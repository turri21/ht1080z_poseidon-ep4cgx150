==> flow/design.v <==
module sdram (
	inout reg [15:0]    sd_data,     
	output reg [12:0]   sd_addr,     
	output reg [1:0]    sd_dqm,      
	output reg [1:0]    sd_ba,       
	output              sd_cs,       
	output              sd_we,       
	output              sd_ras,      
	output              sd_cas,      
	input               init,			 
	input               clk,			 
	input [7:0]         din,			 
	output reg [7:0]    dout,        
	input [24:0]        addr,        
	input               oe,          
	input               we           
);
localparam RASCAS_DELAY   = 3'd2;    
localparam BURST_LENGTH   = 3'b000;  
localparam ACCESS_TYPE    = 1'b0;    
localparam CAS_LATENCY    = 3'd2;    
localparam OP_MODE        = 2'b00;   
localparam NO_WRITE_BURST = 1'b1;    
localparam MODE = { 3'b000, NO_WRITE_BURST, OP_MODE, CAS_LATENCY, ACCESS_TYPE, BURST_LENGTH}; 
localparam STATE_IDLE      = 3'd0;    
localparam STATE_CMD_CONT  = STATE_IDLE + RASCAS_DELAY;  
localparam STATE_CMD_READ  = STATE_CMD_CONT + CAS_LATENCY + 1'd1;  
localparam STATE_LAST      = 3'd5;    
reg [2:0] q;
always @(posedge clk) begin
	q <= q + 1'd1;
	if (q == STATE_LAST) q <= 0;
end
reg [4:0] reset;
always @(posedge clk, posedge init) begin
	if(init)	reset <= 5'h1f;
	else if((q == STATE_LAST) && (reset != 0))
		reset <= reset - 5'd1;
end
localparam CMD_INHIBIT         = 4'b1111;
localparam CMD_NOP             = 4'b0111;
localparam CMD_ACTIVE          = 4'b0011;
localparam CMD_READ            = 4'b0101;
localparam CMD_WRITE           = 4'b0100;
localparam CMD_BURST_TERMINATE = 4'b0110;
localparam CMD_PRECHARGE       = 4'b0010;
localparam CMD_AUTO_REFRESH    = 4'b0001;
localparam CMD_LOAD_MODE       = 4'b0000;
reg [3:0] sd_cmd;    
assign sd_cs  = sd_cmd[3];
assign sd_ras = sd_cmd[2];
assign sd_cas = sd_cmd[1];
assign sd_we  = sd_cmd[0];
wire [12:0] reset_addr = (reset == 13)?13'b0010000000000:MODE;
reg oe_latch, we_latch;
reg oe_old, we_old;
wire oe_next = ~oe_old & oe;
wire we_next = ~we_old & we;
always @(posedge clk) begin
	sd_cmd <= CMD_INHIBIT;
	sd_data <= 16'bZZZZZZZZZZZZZZZZ;
	if(reset != 0) begin
		{oe_latch, we_latch} <= 0;
		sd_dqm <= 2'b11;
		sd_addr <= reset_addr;
		if(q == STATE_IDLE) begin
			if(reset == 13)  sd_cmd <= CMD_PRECHARGE;
			if(reset ==  2)  sd_cmd <= CMD_LOAD_MODE;
		end
	end else begin
		sd_dqm <= 2'b00;
		if(q == STATE_IDLE) begin
			oe_old <= oe;
			we_old <= we;
			{oe_latch, we_latch} <= {oe_next, we_next};
			if(we_next || oe_next) begin
				sd_cmd <= CMD_ACTIVE;
				sd_addr <= addr[21:9];
				sd_ba <= addr[23:22];
			end
			else sd_cmd <= CMD_AUTO_REFRESH;
		end else if(q == STATE_CMD_CONT) begin
			if(we_latch || oe_latch) sd_addr <= { 4'b0010, addr[8:0]};
			if(we_latch) begin
				sd_cmd <= CMD_WRITE;
				sd_data <= {din, din};
			end
			else if(oe_latch) sd_cmd <= CMD_READ;
		end else if(q == STATE_CMD_READ) begin
			if(oe_latch) dout <= sd_data[7:0];
		end
	end
end
endmodule
======== Step by step through the tools: sdram ========
The steps from the RTL of sdram to its reports follow in flow order.
Lines are those of the file above, counted from 1.
Operators carry their Yosys type and port widths (W data, S select, Z words).
Cell names lack the library's common part.
The mark - stands for no value.
set-up
  top ..................................... sdram
  clock port .............................. clk
  standard-cell library ................... sky130hd
  timing corner ........................... tt_025C_1v80

======== Word level ========
Yosys after proc, flatten, opt, wreduce and memory -nomap, before mapping. Memory bits, and registers merged into a memory's read port (data or address), are not among the register bits. Print and check cells are not counted. Equal cells are merged and count once.
operators by class
  multipliers ............................. 0
  reductions and logical operators ........ 11
  eq/ne operators ......................... 5
  bitwise operators ....................... 7
  mux-type cells .......................... 20
  add/sub/neg operators ................... 2
  div/mod/pow operators ................... 0
  shift-type cells ........................ 0
  $lt $le $gt $ge ......................... 0
operators by type and width
  operator               count
  $mux W13               5
  $mux W16               4
  $mux W4                8
  $mux W11               1
  $reduce_and A3 Y1      2
  $reduce_bool A3 Y1     2
  $not A1 Y1             5
  $sub A5 B1 Y5 const B  1
  $eq A5 B2 Y1 const B   1
  $eq A5 B4 Y1 const B   1
  $reduce_and A5 Y1      1
  $reduce_bool A5 Y1     1
  $mux W2                2
  $add A3 B1 Y3 const B  1
  $eq A3 B2 Y1 const B   1
  $ne A3 B2 Y1 const B   1
  $eq A3 B3 Y1 const B   1
  $logic_not A3 Y1       1
  $and A1 B1 Y1          2
  $logic_or A1 B1 Y1     2
  $reduce_and A2 Y1      1
  $logic_and A1 B1 Y1    1
bit counts
  memory bits (read-only) ................. 0
  memory bits (writable) .................. 0
  word width x clocked read ports ......... 0
  memories kept ........................... 0
  register bits after elaboration ......... 57
  bits in latches ......................... 0
  output and inout port bits .............. 45
  cells after elaboration ................. 57

======== Logic depth ========
Longest topological path by Yosys (ltp), each cell counted once; first at word level (registers and memories cut), then after technology mapping (sequential cells cut; the memories' decode and read muxes count).
logic depth
  depth in word-level cells ............... 6
  ABC_AREA ................................ 0
  mapped depth ............................ 9
  depth with buffers taken out ............ 7

======== Synthesis result ========
The flow's flattened synthesis, as Yosys stat reports it; memories are mapped. The netlist is that of the ABC_AREA named above (0 if unset); the other value can give another one.
cells by type
  cell type  count
  edfxtp_1   25
  dfxtp_1    18
  dfstp_2    5
  ha_1       8
  a22o_1     8
  buf_4      9
  nor2_1     10
  xnor2_1    4
  a21oi_1    6
  nand2_1    8
  nor2b_1    4
  buf_6      2
  inv_1      6
  mux2i_1    2
  nor2_8     1
  a22oi_1    2
  nand3_1    3
  o21a_1     2
Other cell types: 14; their cells: 19.
mapped netlist
  standard cells after synthesis .......... 142
  buffer cells ............................ 13
  flip-flop cells ......................... 48
  mapped area ............................. 1904.3 µm²

======== Path before layout ========
Path of least setup slack by OpenSTA after synthesis, without wires, with an ideal clock, recovery checks aside; 20% of the period is set as input and as output delay. Where synthesis merged equal registers, the netlist keeps one of their names.
path post-synthesis
  path type ............................... register to register
  start ................................... register q[0]
  end ..................................... register sd_addr[0]
  library setup time ...................... 389 ps
  arrival ................................. 2055 ps
  setup slack ............................. 226 ps
  stages .................................. 9
  clock period ............................ 2670 ps
  path delay .............................. 2444 ps
  path buffers ............................ 2
  synthesis period reached ................ 2444 ps
"path delay" = arrival - input delay + setup time.
"stages": output pins that drive a net of the path, with the launching flip-flop's if there is one; two outputs of one cell count as two.
"synthesis period reached" is the clock period less the worst setup slack; recovery checks do not enter. This is arithmetic on one report: input and output delays are still those of the set period (20% each).
Between the ends stands the longest chain of elaborated cells between them, by number of cells; it is not shown to be the way that was timed. Of several equally long chains one is given.
A line is the first line of the expression or statement that the cell stems from. Yosys adds cells for indexed reads and writes and turns some case tables into memories.
At most two assigning lines are given for a register; there are more.
The path ends at the enable pin of a flip-flop; only ways to that pin are counted.
on the way, post-synthesis
  cell sequence ........................... dfxtp_1 inv_1 ha_1 nor2b_1 buf_2 nand3_1 inv_2 buf_2 a22oi_1
  length of the longest elaborated chain .. 3
  elaborated cells between the ends (all ways) .. 6
  classes of those cells .................. 2 x eq/ne; 4 x reduce/logical
RTL lines, path post-synthesis
  what                line  RTL
  start: declaration  29    reg [2:0] q;
  start: assignment   31    q <= q + 1'd1;
  start: assignment   32    if (q == STATE_LAST) q <= 0;
  $logic_not A3 Y1    72    if(q == STATE_IDLE) begin
  $ne A3 B2 Y1        -
  $reduce_and A3 Y1   -
  end: assignment     65    sd_addr <= reset_addr;
  end: assignment     78    sd_addr <= addr[21:9];
  end: declaration    3     output reg [12:0] sd_addr,

======== Timing after layout ========
From the final timing report of run 2: the path of least setup slack in the routed layout; clock arrival at registers is part of the times.
The report prints the path's times to 10 ps; the period is as set.
path post-layout
  path type ............................... register to register
  start ................................... register reset[0]
  end ..................................... register dout[1]
  clock period ............................ 2950 ps
  setup slack ............................. 700 ps
  arrival ................................. 2190 ps
  library setup time ...................... 360 ps
  stages .................................. 5
  path buffers ............................ 0
Between the ends stands the longest chain of elaborated cells between them, by number of cells; it is not shown to be the way that was timed. Of several equally long chains one is given.
on the way, post-layout
  cell sequence ........................... dfstp_2 inv_1 ha_1 or4b_4 nor2_1
  length of the longest elaborated chain .. 3
  elaborated cells between the ends (all ways) .. 3
  classes of those cells .................. 1 x logic; 2 x reduce/logical
RTL lines, path post-layout
  what                line  RTL
  start: declaration  34    reg [4:0] reset;
  start: assignment   36    if(init) reset <= 5'h1f;
  start: assignment   38    reset <= reset - 5'd1;
  $reduce_bool A5 Y1  62    if(reset != 0) begin
  $not A1 Y1          -
  $reduce_and A5 Y1   -
  end: assignment     90    if(oe_latch) dout <= sd_data[7:0];
  end: declaration    13    output reg [7:0] dout,

Ticket comment

Settings and measured results of 2 stored flow runs for module sdram (sky130hd), not sorted in any way. The constraints put input and output delay at 20% of the set period each and load the outputs with 0.01 pF.
"clock period achieved": clock period set for the run, less the worst setup slack. It is reckoned from that one timing run; input and output delays stay at 20% of the period that was set.
"worst path time" means the part of the period allowed to the worst setup path (the constraints hold back 20% at inputs and 20% at outputs) less its slack; where the path has registers, the arrival times of their clocks count too.
By "total power of the final layout" is meant OpenSTA's value without simulated activity: inputs other than the clock are taken to toggle once in ten clock periods, and the tool carries that through the logic.
"worst path time" is given in steps of 10 ps.

======== run 1 ========
==> flow/run.sh <==
#!/bin/bash
# the make line also repeats the synthesis and layout settings of config.mk as NAME=value (left out here)
make -C /OpenROAD-flow-scripts/flow DESIGN_CONFIG=/design/flow/config.mk WORK_HOME=/design/flow/orfs CLKGATE_MAP_FILE= finish
==> flow/config.mk <==
export PLATFORM = sky130hd
export DESIGN_NAME = sdram
export DESIGN_NICKNAME = sdram
export VERILOG_FILES = /design/flow/design.v
export SDC_FILE = /design/flow/constraint.sdc
export NUM_CORES = 4
export LEC_CHECK = 0
export CAP_MARGIN = 0
export CELL_PAD_IN_SITES_DETAIL_PLACEMENT = 2
export CORE_ASPECT_RATIO = 0.55
export CORE_MARGIN = 2
export CORE_UTILIZATION = 51
export CTS_CLUSTER_DIAMETER = 68
export CTS_CLUSTER_SIZE = 93
export GPL_TIMING_DRIVEN = 0
export PLACE_DENSITY = 0.72
export SETUP_SLACK_MARGIN = 0.25
export SLEW_MARGIN = 20
==> flow/constraint.sdc <==
create_clock -name core_clock -period 1.71 [get_ports {clk}]
set_input_delay 0.3420 -clock core_clock [delete_from_list [all_inputs] [get_ports {clk}]]
set_output_delay 0.3420 -clock core_clock [all_outputs]
set_load 0.01 [all_outputs]

-------- run 1 --------
  incomplete, placement halted on a tool error

======== run 2 ========
==> flow/run.sh <==
#!/bin/bash
# the make line also repeats the synthesis and layout settings of config.mk as NAME=value (left out here)
make -C /OpenROAD-flow-scripts/flow DESIGN_CONFIG=/design/flow/config.mk WORK_HOME=/design/flow/orfs CLKGATE_MAP_FILE= finish
==> flow/config.mk <==
export PLATFORM = sky130hd
export DESIGN_NAME = sdram
export DESIGN_NICKNAME = sdram
export VERILOG_FILES = /design/flow/design.v
export SDC_FILE = /design/flow/constraint.sdc
export NUM_CORES = 4
export LEC_CHECK = 0
export CAP_MARGIN = 20
export CORE_MARGIN = 2
export CORE_UTILIZATION = 40
export SLEW_MARGIN = 20
==> flow/constraint.sdc <==
create_clock -name core_clock -period 2.95 [get_ports {clk}]
set_input_delay 0.5900 -clock core_clock [delete_from_list [all_inputs] [get_ports {clk}]]
set_output_delay 0.5900 -clock core_clock [all_outputs]
set_load 0.01 [all_outputs]

-------- measured, run 2 --------
  worst path time ......................... 2250 ps
  worst setup path kind ................... register to register
  standard-cell area after layout ......... 2622.5 µm²
  total power of the final layout ......... 1.181 mW
  chip area in the Yosys report ........... 1904.3 µm²
  die outline area ........................ 5329.0 µm²
  clock period achieved ................... 2249 ps
  final worst hold slack .................. 378 ps
  setup slack of the worst path ........... 701 ps
  post-layout utilization ................. 56.3%
  setup total negative slack .............. 0 ps
